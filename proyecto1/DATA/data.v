==> flow/design.v <==
module data_control
  (
    input wire iClock,
    input wire iReset,
    input wire iWriteRead,         
    input wire [7:0] iBlocks,      
    input wire iMultipleData,      
    input wire iTimeout_enable,
    input wire [15:0] iTimeout_reg,  
    input wire iNewData,             
    input wire iSerial_ready ,        
    input wire iTimeout,
    input wire iComplete,            
    input wire iAck,                 
    input wire iFIFO_ok,
    output wire oData_transfer_complete,   
    output wire oSend,                
    output wire oAck,                     
    output wire [3:0] oBlocks,       
    output wire [15:0] oTimeout_val,  
    output wire oWriteRead,           
    output wire oMultipleData,        
    output wire oIdle                 
  );
parameter SIZE = 3;
parameter IDLE = 3'b111, SETTING_OUTPUTS = 3'b110, CHECK_FIFO = 3'b101;
parameter TRANSMIT = 3'b100, ACK = 3'b011;
reg [SIZE-1:0] rState;
reg [SIZE-1:0] rNext_state;
reg rTemp_Idle;
reg rTemp_send;
reg rTemp_Ack;
reg rTemp_Data_Complete;
always @ (posedge iClock)
begin: FSM_control
if (iReset) begin
  rState <= #1 IDLE;
  rTemp_Data_Complete <= 0;
  rTemp_send <= 0;
  rTemp_Ack <= 0;
  rTemp_Idle <= 0;
end
else begin
  case (rState)
    IDLE: begin
          rTemp_Ack <= 0;
          if (~iNewData) begin
              rTemp_Idle <= 1;
              rState <= #1 IDLE;
           end
           else begin
              rState <= #1 SETTING_OUTPUTS;
           end
        end
   SETTING_OUTPUTS:
          if (iSerial_ready) begin
              rTemp_Idle <= 0;
              rState <= #1 CHECK_FIFO;
          end
          else begin
              rTemp_Idle <= 0;
              rState <= #1 SETTING_OUTPUTS;
          end
    CHECK_FIFO:
          if (iFIFO_ok) begin
              rTemp_Idle <= 0;
              rState <= #1 TRANSMIT;
          end
          else begin
              rTemp_Idle <= 0;
              rState <= #1 CHECK_FIFO;
          end
      TRANSMIT:
          if (~iComplete) begin
              rTemp_send <= 1'b1;
              rState <= #1 TRANSMIT;
          end
          else begin
              rTemp_send <= 0;
              rState <= #1 ACK;
          end
      ACK: begin
          rTemp_Ack <= 1'b1;
          if (~iAck) begin
              rState <= #1 ACK;
          end
          else begin
                rTemp_Data_Complete <= 1'b1;
                rState <= IDLE;
          end
        end
    default: rState <= #1 IDLE;
  endcase
  end
end
assign oIdle = rTemp_Idle;
assign oSend = rTemp_send;
assign oAck = rTemp_Ack;
assign oData_transfer_complete = rTemp_Data_Complete;
endmodule     
module data_send
(
  input wire iService,         
  input wire iAck,             
  input wire iIdle,            
  input wire [15:0] iTimeout_reg,  
  input wire [7:0] iBlocks,      
  input wire iWriteRead,         
  input wire iMultipleData,      
  input wire [31:0] iData_from_FIFO,
  input wire iReset,
  input wire iClock,              
  input wire iSD_clock,           
  input wire iData_pin,           
  input wire iSend,
  input wire iData_from_SD,          
  output wire oSerial_ready ,     
  output wire oComplete,          
  output wire oAck,               
  output wire oTimeout_oc,        
  output wire oRead_enable,       
  output wire oWrite_enable,      
  output wire oPad_enable,
  output wire oRead_reset,
  output wire oComplete_lectura,
  output wire oComplete_escritura,
  output wire oReadEn_in,
  output wire oWriteEn_in,
  output wire oClear_in,
  output wire [31:0] oData_to_FIFO
);
parameter SIZE = 4;
parameter IDLE = 4'b1111, FIFO_READ = 4'b1110, LOAD_WRITE = 4'b1101, SEND = 4'b1100;
parameter WAIT_RESPONSE = 4'b1011, READ = 4'b1010, READ_FIFO_WRITE = 4'b1001;
parameter READ_WRAPPER_RESET = 4'b1000, WAIT_ACK = 4'b0111, SEND_ACK = 4'b0110;
reg [SIZE-1:0] rState;
reg [SIZE-1:0] rNext_state;
reg rTemp_Serial_ready, rTemp_Complete, rTemp_oAck;
reg rTemp_Read_enable, rTemp_Write_enable;
reg [31:0] rTemp_Data_from_fifo;
reg rTemp_enable_pad, TEMP, rRead_reset;
reg rComplete_Escritura, rComplete_Lectura, rWrite_reset;
reg rTemp_iReadEn_in, rTemp_iWriteEn_in, rTemp_iClear_in;   
integer Contador=0;
serial_parallel lectura
(
  .iEnable(rTemp_Read_enable),
  .iFrame_size(iBlocks),
  .iSerial(iData_from_SD),
  .iReset(oRead_reset),
  .iSD_clock(iSD_clock),
  .oParallel(oData_to_FIFO),
  .oComplete(oComplete_lectura)
);
parallel_serial escritura
(
  .iEnable(oWrite_enable),
  .iFrame_size(iBlocks),
  .iReset(oWrite_reset),
  .iSD_clock(iSD_clock),
  .iParallel(iData_from_FIFO),
  .oSerial(iData_pin),
  .iMultipleData(iMultipleData),
  .oComplete(oComplete_escritura)
);
always @ (posedge iSD_clock)
begin: FSM_fisica
  if (iReset) begin
    rState <= #1 IDLE;
    rTemp_Serial_ready <= 0;
    rTemp_oAck <= 0;
    rTemp_Read_enable <= 0;
    rTemp_Write_enable <= 0;
    rRead_reset <= 1'b0;
    rTemp_iWriteEn_in = 1'b1;
    rTemp_iClear_in = 1'b1;
    rTemp_iReadEn_in = 1'b0;
  end
  else begin
    case (rState)
       IDLE: begin
            rTemp_Write_enable <= 0;
            rTemp_Serial_ready <= 1'b1;
            rTemp_Complete <= 0;
            rTemp_oAck <= 0;
            rWrite_reset <= 0;
            rTemp_iWriteEn_in = 1'b1;
            rTemp_iClear_in = 1'b1;
            rTemp_iReadEn_in = 1'b0;
            if (~iService) begin
              rState <= #1 IDLE;
            end
            else begin
              if (iWriteRead) begin
                rState <= #1 FIFO_READ;     
              end
              else begin
                rState <= #80 READ_FIFO_WRITE;         
              end
            end
          end
        FIFO_READ:  begin
            rTemp_iWriteEn_in = 1'b1;
            rTemp_iClear_in = 1'b0;
            rState <= #80 LOAD_WRITE;
          end
        LOAD_WRITE: begin
            rWrite_reset <= 0;
            rTemp_enable_pad <= 1'b1;
            if (iSend) begin
              rTemp_iWriteEn_in = 1'b0;
              rTemp_iClear_in = 1'b0;
              rTemp_iReadEn_in = 1'b1;
              rState <= #40 SEND;
            end
            else begin
              rState <= #1 LOAD_WRITE;
            end
            end
        SEND: begin
              rTemp_Write_enable <= 1'b1;
              rState <= #1 WAIT_RESPONSE;
        end
        WAIT_RESPONSE:
         begin
            rTemp_iReadEn_in = 1'b0;
            if (~oComplete_escritura) begin
              rState <= #1 WAIT_RESPONSE;
            end
            else begin
            Contador <= Contador + 1;
            rWrite_reset <= 1;
            if (iBlocks) begin
              rTemp_Complete <= 1;
              rState <= #1 WAIT_ACK;
            end
            else begin
              rState <= #1 LOAD_WRITE;
              end
            end  
          end
          READ_FIFO_WRITE: begin
            rTemp_iWriteEn_in = 1'b1;
            rTemp_iClear_in = 1'b0;
            rState <= #80 READ;
          end
        READ: begin
            rTemp_iWriteEn_in = 1'b0;
            rTemp_iClear_in = 1'b0;
            rTemp_iReadEn_in = 1'b1;
            if (~oComplete_lectura) begin
              rRead_reset <= 0;
              rTemp_Read_enable <= 1'b1;
              rState <= #1 READ;
            end else begin
              rRead_reset <= 1'b0;
              Contador <= Contador + 1;
              if (Contador >= iBlocks) begin
                  rTemp_Complete <= 1;
                  rState <= #1 WAIT_ACK;
              end
              else begin
                  rState <= #1 READ_WRAPPER_RESET;
              end
            end
          end
          READ_WRAPPER_RESET: begin
            rRead_reset <= 1'b1;
            rState <= #1 READ;
          end
          WAIT_ACK: begin
            rTemp_iWriteEn_in = 1'b0;
            rTemp_Write_enable <= 0;
            rTemp_Complete <= 1'b1;
            if (iAck) begin
              rState <= #1 SEND_ACK;
            end
            else begin
              rState <= #1 WAIT_ACK;
            end
          end
          SEND_ACK: begin
              rTemp_oAck <= 1'b1;
              rState <= #1 IDLE;
          end
       default: rState <= #1 IDLE;
    endcase
  end
end
assign oSerial_ready = rTemp_Serial_ready;
assign oComplete = rTemp_Complete;
assign oAck = rTemp_oAck;
assign oRead_enable = rTemp_Read_enable;
assign oWrite_enable = rTemp_Write_enable;
assign oPad_enable = rTemp_enable_pad;
assign oRead_reset = rRead_reset;
assign oWrite_reset = rWrite_reset;
assign oReadEn_in = rTemp_iReadEn_in;
assign oWriteEn_in = rTemp_iWriteEn_in;
assign oClear_in = rTemp_iClear_in;
endmodule  
module serial_parallel
(
  input wire iEnable,
  input wire [7:0] iFrame_size,   
  input wire iSerial,
  input wire iReset,
  input wire iSD_clock,
  output wire [31:0] oParallel,
  output wire oComplete          
);
reg [31:0] rA;   
reg rB;          
  integer i = 0;
  always @ (posedge iSD_clock && iEnable) begin
    if (~iReset) begin
          rA[i] <= iSerial;
          i = i + 1;
          if (i>=32) begin
              rB <= 1;
              i <= 0;
          end
          else begin
              rB <= 0;
          end
    end
    else begin
      rA <= 0;
    end
  end
  assign oParallel = rA;
  assign oComplete = rB;
endmodule  
module parallel_serial
(
  input wire iEnable,
  input wire [7:0] iFrame_size,   
  input wire iReset,
  input wire iSD_clock,
  input wire [31:0] iParallel,
  input wire iMultipleData,
  output wire oSerial,
  output wire [3:0] oSerial_multi,
  output wire oComplete
);
reg rC;   
reg [3:0] rE;   
reg rD;   
  integer j=0;
  always @ (posedge iSD_clock && iEnable) begin
    if (~iReset) begin
        rC <= iParallel[j];
        j = j + 1;
        if (j>=32) begin
            rD <= 1;
            j <= 0;
        end
        else begin
            rD <= 0;
        end
    end
    else begin
      rC <= 0;
      rD <= 0;
    end
end
  assign oSerial = rC;
  assign oComplete = rD;
endmodule  
module pad
(
    input wire iOut_in,        
    input wire iEnable,
    input wire iData,         
    input wire iSD_clock,
    input wire iIo_port,      
    output wire oData        
);
reg      a;
reg      b;
assign iIo_port = iOut_in ? a : 1'bZ ;
assign oData  = b;
always @ (posedge iSD_clock && iEnable)
begin
    b <= iIo_port;
    a <= iData;
end
endmodule  
### Tool chain data of data_send

What the tools print for data_send, step after step.
Lines are those of the file above, counted from 1.
Cell names lack the library's common part.
The mark -- stands for no value.

* design top: data_send
* clock: iSD_clock
* cell library: sky130hd
* library corner: tt_025C_1v80

### Word-level counts

Source: Yosys, flattened and elaborated, memories not mapped. Widths are those after wreduce. Registers that Yosys merges into a memory's read port (data or address) are not register bits. Print and check cells do not count. Equal cells are merged and count once.

* add/sub/neg operators: 4
* $lt $le $gt $ge: 3
* equal/unequal tests: 15
* shifts and indexed selects: 2
* muxes and demuxes: 29
* bitwise gates (word level): 5
* reduce/logical cells: 26

Operators by type and width (count)
* adder 32 x 2 -> 32 bit (second input constant): 3
* greater-or-equal comparator 32 x 7 -> 1 bit (second input constant): 2
* parallel mux 32 bit (select 2 bit): 1
* two-way mux 32 bit: 2
* variable shift 1 x 33 -> 32 bit: 1
* variable shift 1 x 33 -> 32 bit (first input constant): 1
* negation 32 -> 33 bit: 1
* AND 32 bit: 1
* bitwise OR 32 bit: 1
* greater-or-equal comparator 32 x 8 -> 1 bit: 1
* NOT 32 bit: 1
* == test 4 bit (second input constant): 8
* parallel mux 4 bit (select 8 bit): 1
* two-way mux 4 bit: 4
* two-way mux 1 bit: 11
* nonzero test 2 bit: 5
* OR reduction 2 bit: 5
* nonzero test 3 bit: 3
* parallel mux 1 bit (select 3 bit): 3
* AND reduction 2 bit: 4
* == test 4 x 3 -> 1 bit (second input constant): 2
* nonzero test 8 bit: 1
* parallel mux 1 bit (select 2 bit): 4
* != test 2 bit (second input constant): 3
* OR reduction 3 bit: 2
* AND reduction 6 bit: 1
* two-way mux 3 bit: 2
* != test 2 x 1 -> 1 bit (second input constant): 2

Other operator kinds: 6; their cells: 8.

* flip-flop bits (word level): 144
* input port bits: 67

### Logic depth

Longest topological path by Yosys (ltp), each cell counted once; first at word level (registers and memories cut), then after technology mapping (sequential cells cut; the memories' decode and read muxes count).

* depth after elaboration: 5
* ABC_AREA: 0
* mapped depth: 14
* depth with buffers taken out: 10

### Mapped cells and area

Yosys stat after the flow's synthesis: flattened, memories mapped to cells. It holds for the ABC_AREA given above (unset counts as 0); a run with the other value may have another netlist.
Totals and module areas in this step are rounded.

* cells in the netlist: 1066
* chip area (Yosys): 0.00975 mm²
* area of sequential cells: 0.00399 mm²
* flip-flop cells: 150
* buffer cells: 73

Cells by type (count)
* edfxtp_1: 99
* dfxtp_1: 51
* xnor2_1: 65
* nor2_1: 108
* nand2_1: 101
* mux2i_1: 34
* xor2_1: 38
* nand4_1: 49
* nor4_1: 43
* nand3_1: 50
* nand4_2: 20
* clkbuf_1: 51
* ha_1: 13
* nor3_1: 30
* and3_1: 23
* nor3b_1: 18
* a21oi_1: 23
* inv_1: 30

Not listed: further types 58, cells in them 220.

Settings and measured results of 2 stored flow runs for module data_send (sky130hd), not sorted in any way. The constraints put input and output delay at 20% of the set period each and load the outputs with 0.01 pF.
By "achieved clock period" is meant the clock period of the run minus its worst setup slack. This is arithmetic on one report: input and output delays are still those of the set period (20% each).
"critical path time" is the time allowed to the run's worst setup path (the clock period less input and output delay, where it has them) less its slack. Clock arrival times count: a late capture clock shortens it, a late launch clock lengthens it.
"total power after layout" is the tool's figure for a default switching activity; nothing was simulated.
"critical path time" is known to 10 ps.
The measured numbers are rounded.

### Flow run 1

Settings: `period_ns=5.28`, `CORE_UTILIZATION=70`, `CAP_MARGIN=20`, `CORE_MARGIN=2`, `SLEW_MARGIN=20`

- Total negative setup slack: 0 ps
- Total power after layout: 1.38 mW
- Worst setup slack after layout: 1200 ps
- Post-layout utilization: 0.815
- Netlist area reported by Yosys: 0.00975 mm²
- Achieved clock period: 4076 ps
- Area inside the die boundary: 0.0149 mm²
- Standard-cell area after layout: 0.0112 mm²
- Critical path time: 4080 ps
- Worst setup path kind: reg-to-reg

### Flow run 2

Settings: `period_ns=9.13`, `CORE_UTILIZATION=32`, `SETUP_SLACK_MARGIN=0.85`, `CELL_PAD_IN_SITES_DETAIL_PLACEMENT=2`, `ABC_AREA=0`, `GPL_TIMING_DRIVEN=0`, `CTS_CLUSTER_SIZE=96`, `SLEW_MARGIN=15`, `MAX_ROUTING_LAYER=met4`, `CAP_MARGIN=20`, `CORE_MARGIN=2`

- Total negative setup slack: 0 ps
- Total power after layout: 0.952 mW
- Worst setup slack after layout: 4030 ps
- Post-layout utilization: 0.4
- Netlist area reported by Yosys: 0.00975 mm²
- Achieved clock period: 5104 ps
- Area inside the die boundary: 0.0319 mm²
- Standard-cell area after layout: 0.0119 mm²
- Critical path time: 5100 ps
- Worst setup path kind: reg-to-reg
